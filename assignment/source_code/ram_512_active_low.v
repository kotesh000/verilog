==> flow/design.v <==
`timescale 1ns / 1ps
module ram_512_active_low(input clk, r, w, 
input [7:0]din,
input [8:0]addr,
output reg [7:0]dout);
reg [7:0]mem[0:511];
integer i;
initial begin
for(i=0;i<512;i=i+1)
mem[i]<=8'b0;
dout<=8'b0;
end
always@(posedge clk)begin
if(!w)begin
mem[addr]<=din;
end 
if(r)begin
if(!w)
dout<=din;
else
dout<=mem[addr];
end
end
endmodule
* Tool chain data of ram_512_active_low
What the tools print for ram_512_active_low, step after step. Lines are those of the file above, counted from 1. Cell names lack the library's common part. Not given: --
Inputs: top module ram_512_active_low, clock input clk, cell library sky130hd, library corner tt_025C_1v80

* Word level
Source: Yosys, flattened and elaborated, memories not mapped. Widths are those after wreduce; folded enables and synchronous resets count as part of the registers. Registers that Yosys merges into a memory's read port (data or address) are not register bits. Print and check cells do not count. Equal cells are merged and count once. Memory sizes are those after Yosys's memory passes, which may raise the word count (mostly to a power of two), join words into wider ones and drop unused or constant bits.
Storage and ports: bits in writable memories 4096, bits in latches 0, bits in registers 0, cells after elaboration 4, bits in read-only memories 0, output and inout port bits 8, memories 1, word width x clocked read ports 8
Operators by class: multipliers 0, reductions and logical operators 0, shift-type cells 0, add/subtract/negate cells 0, divide/modulo/power cells 0, magnitude comparators 0, equality and inequality tests 0, muxes and demuxes 3, bitwise gates (word level) 0
Memory list:
- mem | depth 512, bits a word 8, rd ports 1, wr ports 1, line 6 | reg [7:0]mem[0:511];
Operators by type and width (number):
- two-way mux 9 bit | 1
- two-way mux 8 bit | 1
- two-way mux 1 bit | 1

* Longest topological paths
Longest topological path by Yosys (ltp), each cell counted once; first at word level (registers and memories cut), then after technology mapping (sequential cells cut; the memories' decode and read muxes count).
Depth: depth in word-level cells 1, ABC_AREA 0, mapped depth 14

* Netlist
The flow's flattened synthesis, as Yosys stat reports it; memories are mapped. The netlist is that of the ABC_AREA named above (0 if unset); the other value can give another one.
Mapped netlist: cell area after synthesis 159310.3 um^2, standard cells after synthesis 7553, sequential part of the area 123238.2 um^2, flip-flop cells 4104
Cell types:
- edfxtp_1 | number 4104, area in all 1.23E+05 um^2
- mux4_2 | number 995, area in all 2.24E+04 um^2
- nor2_1 | number 696, area in all 2.61E+03 um^2
- mux2i_1 | number 221, area in all 2.21E+03 um^2
- nand2_1 | number 320, area in all 1.2E+03 um^2
- buf_2 | number 171, area in all 855.821 um^2
- a22oi_1 | number 96, area in all 720.691 um^2
- clkbuf_1 | number 172, area in all 645.619 um^2
- buf_6 | number 44, area in all 495.475 um^2
- nand3_1 | number 85, area in all 425.408 um^2
- buf_4 | number 54, area in all 405.389 um^2
- o21ai_0 | number 74, area in all 370.355 um^2
- o22ai_1 | number 59, area in all 369.104 um^2
- a221oi_1 | number 34, area in all 297.786 um^2
- a31oi_1 | number 44, area in all 275.264 um^2
- a32oi_1 | number 30, area in all 262.752 um^2
- a21oi_1 | number 52, area in all 260.25 um^2
- o221ai_1 | number 26, area in all 227.718 um^2
Not listed: further types 50, cells in them 276.

* Path before layout
Source: OpenSTA report_checks on the synthesized netlist (no wires, ideal clock, input and output delay 20% of the period each), path of least setup slack; recovery checks are left aside. Register names are those of the netlist, which keeps one name where synthesis merged equal registers.
Timing path post-synthesis: path type input to register, start input addr[0], end memory mem[195][0], clock period 4320 ps, arrival time 3115 ps, path slack 835 ps, stages on the path 11, delay of the path 2621 ps, data required time 3950 ps, buffers on the path 9, external input delay 864 ps, launch time at the first pin 864 ps, synthesis period reached 3485 ps
"delay of the path" = arrival - input delay + setup time. "stages on the path": output pins that drive a net of the path, with the launching flip-flop's if there is one; two outputs of one cell count as two. "synthesis period reached" = period - worst setup slack (recovery checks aside). The figure is calculated, with input and output delays left at 20% of the set period. Between the ends stands the longest chain of elaborated cells between them, by number of cells; it is not shown to be the way that was timed. Of several equally long chains one is given. Each line given opens the expression or statement behind the cell; cells for indexed reads and writes are added by Yosys, which also makes memories of some case tables.
On the way, post-synthesis: cell sequence buf_6 > buf_6 > buf_6 > buf_4 > buf_2 > buf_4 > buf_4 > buf_2 > nand3_1 > clkbuf_1 > nor2_1, length of the longest elaborated chain 1
RTL lines, path post-synthesis:
- from (decl) | line 4 | input [8:0]addr,
- two-way mux 9 bit | line 14 | if(!w)begin
- to (decl) | line 6 | reg [7:0]mem[0:511];

* Timing after layout
Path of least setup slack in the final report of job 2 (OpenROAD, finished layout, wires in). Where an end is a register, its clock arrival counts in the times. The path's times are printed in steps of 10 ps; the period is the one set.
Timing path post-layout: path type input to register, start input addr[6], end register dout[6], external input delay 800 ps, path slack -60 ps, stages on the path 13, data required time 4790 ps, clock period 3980 ps, arrival time 4850 ps, launch time at the first pin 800 ps, buffers on the path 5
On the way, post-layout: cell sequence clkdlybuf4s50_1 > buf_12 > nand2b_1 > nor3_1 > buf_4 > buf_4 > o21ai_0 > a21oi_1 > o21ai_0 > o21ai_0 > nor3_1 > buf_4 > a41oi_1
RTL lines, path post-layout:
- from (decl) | line 4 | input [8:0]addr,
- to (decl) | line 5 | output reg [7:0]dout);
No chain of elaborated cells between the ends is given.

Wiki page: ram_512_active_low / flow data

Measured results for ram_512_active_low: 2 stored runs of the Yosys and OpenROAD flow on sky130hd. The settings differ; the order carries no meaning. The constraints put input and output delay at 20% of the set period each and load the outputs with 0.01 pF.
"achieved clock period": clock period set for the run, less the worst setup slack. It is reckoned from that one timing run; input and output delays stay at 20% of the period that was set.
[job 1] settings: period_ns=4.85, CORE_UTILIZATION=35, CORE_ASPECT_RATIO=1.0, TNS_END_PERCENT=60, GPL_TIMING_DRIVEN=1, GPL_ROUTABILITY_DRIVEN=0, CTS_CLUSTER_SIZE=39, CTS_CLUSTER_DIAMETER=270, CAP_MARGIN=35, SLEW_MARGIN=0, MIN_ROUTING_LAYER=met2, CORE_MARGIN=2
[job 1] result: did not finish, routing stopped with GRT-0116
[job 2] settings: period_ns=3.98, CORE_UTILIZATION=51, PLACE_DENSITY_LB_ADDON=0.11, CORE_MARGIN=8, CELL_PAD_IN_SITES_DETAIL_PLACEMENT=1, TNS_END_PERCENT=70, CTS_CLUSTER_DIAMETER=322, CAP_MARGIN=30, SLEW_MARGIN=20
[job 2] result: chip area after synthesis (Yosys) 159310.3 um^2, die area 330516.0 um^2, utilization 0.611, worst setup slack after layout -60 ps, worst hold slack 235 ps, achieved clock period 4040 ps
